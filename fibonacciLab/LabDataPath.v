==> flow/design.v <==
`timescale 1ns / 1ps
module Lab9DataPath#(parameter dpwidth = 13, countwidth = 5)
(
    output zero, output [dpwidth-1:0] dpresult,
    input load_regs, add_regs, shift_regs, decr_c, clock, input [4:0]N
);
    reg[dpwidth-1:0] n1, n2, temp;
    reg[countwidth-1:0] count;
assign dpresult = (N >= 2)? n2:1;
assign zero = (count == 0);
always @ (posedge clock) begin
    if(load_regs) begin
        n1 <= 1;
        n2 <= 1;
        temp <= 0;
        count <= N - 2;
    end
    if(add_regs) temp <= n1 + n2;
        if(shift_regs) begin    
            n1 <= n2;
            n2 <= temp;
        end
        if(decr_c) count <= count - 1;
    end
endmodule
Tool chain data of Lab9DataPath. Tool output for the design above, in the order of the flow. Line numbers count from 1 in the design file above. Operators carry their Yosys type and port widths (W data, S select, Z words). A cell with - has no value.

Top: Lab9DataPath. Clock: clock. Cell library: sky130hd. Timing corner: tt_025C_1v80.

Word level. Yosys after proc, flatten, opt, wreduce and memory -nomap, before mapping. Memory bits, and registers merged into a memory's read port (data or address), are not among the register bits. Print and check cells are not counted. Equal cells are merged and count once.

Order comparisons: 1. Reductions and logical operators: 4. For $add $sub $neg the number is 3. Multiplexer cells: 8.

Operator list (number): $mux W13 (6); $add A13 B13 Y13 (1); $mux W5 (2); $reduce_bool A2 Y1 (3); $sub A5 B1 Y5 const B (1); $sub A5 B2 Y5 const B (1); $ge A5 B2 Y1 const B (1); $logic_not A5 Y1 (1).

Under output and inout bits stands 14. The entry for register bits reads 44. Bits of input ports: 10. Word-level cells: 20.

Depth. Depth = most cells in a row (Yosys ltp): at word level without a register or memory, in the mapped netlist without a sequential cell, where the memories' decode and read muxes count.

For depth in word-level cells the number is 3. The entry for ABC_AREA reads 0. The entry for depth in mapped cells reads 7. The figure for gate-level depth less buffers is 7.

Netlist. The flow's flattened synthesis, as Yosys stat reports it; memories are mapped. The netlist is that of the ABC_AREA named above (0 if unset); the other value can give another one. The area totals of this step are shown rounded.

Area of sequential cells: 1320 um2. For standard cells after synthesis the number is 201. The entry for mapped area reads 2420 um2. For mapped flip-flops the number is 44. The figure for buffer cells is 8.

Cells by type: sky130_fd_sc_hd__edfxtp_1 (number 44, total area 1.32E+03 um2); sky130_fd_sc_hd__and2_1 (number 38, total area 237.728 um2); sky130_fd_sc_hd__ha_1 (number 14, total area 175.168 um2); sky130_fd_sc_hd__xor2_1 (number 8, total area 70.067 um2); sky130_fd_sc_hd__xnor2_1 (number 6, total area 52.55 um2); sky130_fd_sc_hd__nor2_1 (number 13, total area 48.797 um2); sky130_fd_sc_hd__a21oi_1 (number 9, total area 45.043 um2); sky130_fd_sc_hd__mux2i_1 (number 4, total area 40.038 um2); sky130_fd_sc_hd__inv_1 (number 8, total area 30.029 um2); sky130_fd_sc_hd__a21oi_2 (number 3, total area 26.275 um2); sky130_fd_sc_hd__nand2b_1 (number 4, total area 25.024 um2); sky130_fd_sc_hd__nand4_1 (number 4, total area 25.024 um2); sky130_fd_sc_hd__or2_2 (number 4, total area 25.024 um2); sky130_fd_sc_hd__nand2_1 (number 6, total area 22.522 um2); sky130_fd_sc_hd__fa_1 (number 1, total area 20.019 um2); sky130_fd_sc_hd__clkbuf_1 (number 5, total area 18.768 um2); sky130_fd_sc_hd__a21oi_4 (number 1, total area 16.266 um2); sky130_fd_sc_hd__a221oi_2 (number 1, total area 15.014 um2).

Not listed: further types 23, cells in them 28.

Worst setup path after synthesis. Source: OpenSTA report_checks on the synthesized netlist (no wires, ideal clock, input and output delay 20% of the period each), path of least setup slack; recovery checks are left aside. Register names are those of the netlist, which keeps one name where synthesis merged equal registers.

Path kind: register to register. From: register n2[0]. To: register temp[10]. The entry for period reads 1980 ps. The figure for launch time at the first pin is 0 ps. The entry for setup slack reads 25 ps. The entry for stages on the path reads 8. The figure for delay of the path is 1955 ps. The entry for data required time reads 1715 ps. Under data arrival time stands 1690 ps. The entry for path buffers reads 0. Library setup time: 265 ps. Period reached after synthesis: 1955 ps.

"delay of the path" = arrival - input delay + setup time. "stages on the path": output pins that drive a net of the path, with the launching flip-flop's if there is one; two outputs of one cell count as two. "period reached after synthesis" is the clock period less the worst setup slack; recovery checks do not enter. This is arithmetic on one report: input and output delays are still those of the set period (20% each). Between the ends stands the longest chain of elaborated cells between them, by number of cells; it is not shown to be the way that was timed. Of several equally long chains one is given. A line is the first line of the expression or statement that the cell stems from. Yosys adds cells for indexed reads and writes and turns some case tables into memories.

Cell sequence: sky130_fd_sc_hd__edfxtp_1 sky130_fd_sc_hd__ha_1 sky130_fd_sc_hd__fa_1 sky130_fd_sc_hd__a21oi_2 sky130_fd_sc_hd__o21ai_2 sky130_fd_sc_hd__a31o_2 sky130_fd_sc_hd__xnor2_1 sky130_fd_sc_hd__nor2_1. The entry for cells in the longest elaborated chain reads 2. The figure for elaborated cells on any way between the ends is 2. For RTL lines with such cells the number is 1. Those cells by class: 1 x add/sub; 1 x mux.

Ends and longest elaborated chain, after synthesis: from (decl) (RTL line 7) `reg[dpwidth-1:0] n1, n2, temp;`; from (assign) (RTL line 14) `n2 <= 1;`; from (assign) (RTL line 21) `n2 <= temp;`; $add A13 B13 Y13 (RTL line 18) `if(add_regs) temp <= n1 + n2;`; $mux W13 (RTL line 18); to (assign) (RTL line 15) `temp <= 0;`; to (assign) (RTL line 18); to (decl) (RTL line 7).

Worst path after layout. From the final timing report of entry A: the path of least setup slack in the routed layout; clock arrival at registers is part of the times. The report prints the path's times to 10 ps; the period is as set.

Path kind: register to register. From: register n2[0]. To: register temp[4]. The entry for period reads 1920 ps. Under data arrival time stands 2170 ps. The entry for stages on the path reads 8. The entry for data required time reads 1970 ps. Library setup time: 240 ps. The entry for path buffers reads 0. The figure for launch time at the first pin is 300 ps. The entry for setup slack reads -200 ps.

Between the ends stands the longest chain of elaborated cells between them, by number of cells; it is not shown to be the way that was timed. Of several equally long chains one is given.

Cell sequence: sky130_fd_sc_hd__edfxtp_1 sky130_fd_sc_hd__ha_2 sky130_fd_sc_hd__fa_2 sky130_fd_sc_hd__a21oi_4 sky130_fd_sc_hd__inv_1 sky130_fd_sc_hd__a21oi_2 sky130_fd_sc_hd__xor2_1 sky130_fd_sc_hd__nor2_1. The entry for cells in the longest elaborated chain reads 2. The figure for elaborated cells on any way between the ends is 2. For RTL lines with such cells the number is 1. Those cells by class: 1 x add/sub; 1 x mux.

Ends and longest elaborated chain, after layout: from (decl) (RTL line 7) `reg[dpwidth-1:0] n1, n2, temp;`; from (assign) (RTL line 14) `n2 <= 1;`; from (assign) (RTL line 21) `n2 <= temp;`; $add A13 B13 Y13 (RTL line 18) `if(add_regs) temp <= n1 + n2;`; $mux W13 (RTL line 18); to (assign) (RTL line 15) `temp <= 0;`; to (assign) (RTL line 18); to (decl) (RTL line 7).

Subject: Lab9DataPath on sky130hd, stored results

Hello all,

Below are 2 stored runs of the flow (Yosys, OpenROAD; platform sky130hd) on Lab9DataPath, each with its settings and what was measured, unordered. Constraints: input delay and output delay 20% of the set period each, output load 0.01 pF. "power" rests on the timing tool's default activity at the inputs, not on a simulated workload. Values from the reports are rounded here.

Entry A has these settings: period_ns 1.92; CORE_UTILIZATION 39; SETUP_SLACK_MARGIN -0.07; PLACE_DENSITY 0.71; HOLD_SLACK_MARGIN 0.17; CORE_MARGIN 2; CELL_PAD_IN_SITES_DETAIL_PLACEMENT 2; CTS_CLUSTER_SIZE 96; CTS_CLUSTER_DIAMETER 241; CAP_MARGIN 0; SLEW_MARGIN 20. For the area inside the die boundary the run shows 6860 um2. The power stands at 2710 µW. The measured worst hold slack in the final report is 515 ps. The setup slack of the worst path stands at -204 ps. The post-synthesis cell area is 2420 um2. The total negative slack on setup checks reads -992 ps. The standard-cell area after layout stands at 3190 um2.

Entry B has these settings: period_ns 2.36; SETUP_SLACK_MARGIN 0.53; CAP_MARGIN 20; CORE_MARGIN 2; CORE_UTILIZATION 40; SLEW_MARGIN 20. For the area inside the die boundary the run shows 6690 um2. The power stands at 2070 µW. The measured worst hold slack in the final report is 509 ps. The setup slack of the worst path stands at 323 ps. The post-synthesis cell area is 2420 um2. The total negative slack on setup checks reads 0 ps. The standard-cell area after layout stands at 3150 um2.

Thanks
